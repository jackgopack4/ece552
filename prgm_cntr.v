==> flow/design.v <==
module pc(clk,rst_n,stall_IM_ID,dst_ID_EX,
          pc,pc_ID_EX,flow_change_ID_EX,pc_EX_DM,i_rdy,stall_ID_EX, stall_EX_DM);
input clk,rst_n, i_rdy;				
input flow_change_ID_EX;			 
input stall_IM_ID, stall_ID_EX, stall_EX_DM;	 
input [15:0] dst_ID_EX;				 
output [15:0] pc;					 
output reg [15:0] pc_ID_EX;			 
output reg [15:0] pc_EX_DM;			 
reg [15:0] pc,pc_IM_ID;
wire [15:0] nxt_pc;
assign nxt_pc = pc + 1;
always @(posedge clk, negedge rst_n)
  if (!rst_n)
    pc <= 16'h0000;			
  else if (!stall_IM_ID) 	 
    if (flow_change_ID_EX)	 
      pc <= dst_ID_EX;
    else
	  pc <= nxt_pc;
always @(posedge clk)
  if (!stall_IM_ID)
    pc_IM_ID <= nxt_pc;		 
always @(posedge clk)
  if (!stall_ID_EX)
    pc_ID_EX <= pc_IM_ID;	 
always @(posedge clk)
  if (!stall_EX_DM)		 
    pc_EX_DM <= pc_ID_EX;	 
endmodule
Step by step through the tools: pc
The steps from the RTL of pc to its reports follow in flow order.
Lines are those of the file above, counted from 1.
Cell names lack the library's common part.
{ "inputs": {"top_module": "pc", "clock": "clk", "cell_library": "sky130hd", "pvt_corner": "tt_025C_1v80"} }

Word level
Counts by Yosys on the flattened word-level netlist (proc, flatten, opt, wreduce; memories kept). Register bits leave out memories and registers merged into their read ports (data or address); mux counts leave out enables and synchronous resets folded into registers. Print and check cells are left out. Cells with the same type and inputs are merged into one.
{ "classes": {"n_addsub": 1, "n_mux": 1} }
{ "ops": {"columns": ["operator", "count"], "rows": [
  ["16-bit by 1-bit adder with 16-bit output (second input constant)", 1],
  ["16-bit two-way mux", 1]
]} }
{ "word_totals": {"reg_bits": 64, "output_inout_bits": 48} }

Depth
Longest topological path by Yosys (ltp), each cell counted once; first at word level (registers and memories cut), then after technology mapping (sequential cells cut; the memories' decode and read muxes count).
{ "logic_depth": {"depth_word": 2, "ABC_AREA": 0, "mapped_depth": 5, "mapped_depth_nobuf": 5} }

Synthesis result
The flow's flattened synthesis, as Yosys stat reports it; memories are mapped. The netlist is that of the ABC_AREA named above (0 if unset); the other value can give another one.
{ "by_type": {"columns": ["type", "count"], "rows": [
  ["edfxtp_1", 48],
  ["dfrtp_1", 16],
  ["xnor2_1", 8],
  ["a22oi_1", 8],
  ["nand3_1", 11],
  ["xor2_1", 6],
  ["o21ai_0", 9],
  ["nand4_4", 2],
  ["nand2_1", 11],
  ["nor2_1", 10],
  ["a21oi_1", 7],
  ["inv_1", 9],
  ["nor3_1", 6],
  ["o311ai_0", 3],
  ["nand3b_1", 3],
  ["mux2i_1", 2],
  ["nand4_1", 3],
  ["nor4_1", 3]
]} }
Not listed: further types 17, cells in them 23.
{ "mapped": {"stdcells": 188, "mapped_area_um2": 2615.0, "ff_cells": 64, "n_buf": 9} }

Worst setup path after synthesis
Source: OpenSTA report_checks on the synthesized netlist (no wires, ideal clock, input and output delay 20% of the period each), path of least setup slack; recovery checks are left aside. Register names are those of the netlist, which keeps one name where synthesis merged equal registers.
{ "synth_timing": {"path_type": "register to register", "startpoint": "reg pc[3]", "endpoint": "reg pc_IM_ID[12]", "clock_period_ns": 2.74, "setup_time_ns": 0.264, "launch_ns": 0.000, "t_arrival_ns": 1.401, "required_ns": 2.476, "setup_slack_ns": 1.075, "path_delay_ns": 1.665, "driving_pins": 5, "path_buffers": 1, "synth_period_reached_ns": 1.665} }
"path_delay_ns" = arrival - input delay + setup time.
"driving_pins": output pins that drive a net of the path, with the launching flip-flop's if there is one; two outputs of one cell count as two.
"synth_period_reached_ns" = period - worst setup slack (recovery checks aside). The figure is calculated, with input and output delays left at 20% of the set period.
The rows between start and end are the longest chain of elaborated cells between them; the timing report does not say that the signal goes this way. Where chains are equally long, one stands for them.
A line is the first line of the expression or statement that the cell stems from. Yosys adds cells for indexed reads and writes and turns some case tables into memories.
At most two assigning lines are given for a register; there are more.
{ "synth_between": {"cell_sequence": "dfrtp_1 buf_2 nand4_4 or4_4 xnor2_1", "elab_chain_len": 1, "cone_cells": 1, "classes_between": "add/sub: 1"} }
{ "synth_rtl": {"columns": ["element", "line", "source"], "rows": [
  ["start, declared", 7, "output [15:0] pc;"],
  ["start, assigned", 18, "pc <= dst_ID_EX;"],
  ["start, assigned", 20, "pc <= nxt_pc;"],
  ["16-bit by 1-bit adder with 16-bit output", 12, "assign nxt_pc = pc + 1;"],
  ["end, assigned", 23, "pc_IM_ID <= nxt_pc;"],
  ["end, declared", 10, "reg [15:0] pc,pc_IM_ID;"]
]} }

Path in the finished layout
From the final timing report of stored run 1: the path of least setup slack in the routed layout; clock arrival at registers is part of the times.
{ "layout_timing": {"path_type": "register to output", "startpoint": "reg pc[3]", "endpoint": "out pc[3]", "clock_period_ns": 1.93, "launch_ns": 0.34, "t_arrival_ns": 1.52, "required_ns": 1.54, "setup_slack_ns": 0.03, "driving_pins": 3, "path_buffers": 2} }
At most two assigning lines are given for a register; there are more.
{ "layout_between": {"cell_sequence": "dfrtp_1 buf_4 clkdlybuf4s50_1", "elab_chain_len": 0, "cone_cells": 0} }
{ "layout_rtl": {"columns": ["element", "line", "source"], "rows": [
  ["start, declared", 7, "output [15:0] pc;"],
  ["start, assigned", 18, "pc <= dst_ID_EX;"],
  ["start, assigned", 20, "pc <= nxt_pc;"],
  ["end, declared", 7, null]
]} }

Measured results for pc: 2 stored runs of the Yosys and OpenROAD flow on sky130hd. The settings differ; the order carries no meaning. The constraints put input and output delay at 20% of the set period each and load the outputs with 0.01 pF.
"final_power_mw" rests on the timing tool's default activity at the inputs, not on a simulated workload.
[
  {
    "run": "stored run 1",
    "settings": { "period_ns": 1.93, "CORE_UTILIZATION": 40, "PLACE_DENSITY_LB_ADDON": 0.11, "CELL_PAD_IN_SITES_DETAIL_PLACEMENT": 2, "GPL_TIMING_DRIVEN": 1, "CAP_MARGIN": 20, "CORE_MARGIN": 2, "SLEW_MARGIN": 20 },
    "results": { "finish.stdcell_area_um2": 3686.0, "synthesis_area_um2": 2615.0, "worst_setup_slack_ns": 0.028, "final_power_mw": 3.638, "design_die_area_um2": 7200.4, "finalUtil_pct": 58.0 }
  },
  {
    "run": "stored run 2",
    "settings": { "period_ns": 1.93, "CORE_UTILIZATION": 48, "CORE_ASPECT_RATIO": 0.71, "CELL_PAD_IN_SITES_GLOBAL_PLACEMENT": 1, "TNS_END_PERCENT": 60, "GPL_TIMING_DRIVEN": 0, "CTS_CLUSTER_SIZE": 76, "CTS_CLUSTER_DIAMETER": 248, "MIN_ROUTING_LAYER": "met2", "MAX_ROUTING_LAYER": "met4", "CAP_MARGIN": 20, "CORE_MARGIN": 2, "SLEW_MARGIN": 20 },
    "results": { "finish.stdcell_area_um2": 3582.2, "synthesis_area_um2": 2615.0, "worst_setup_slack_ns": 0.071, "final_power_mw": 3.334, "design_die_area_um2": 6063.1, "finalUtil_pct": 68.9 }
  }
]
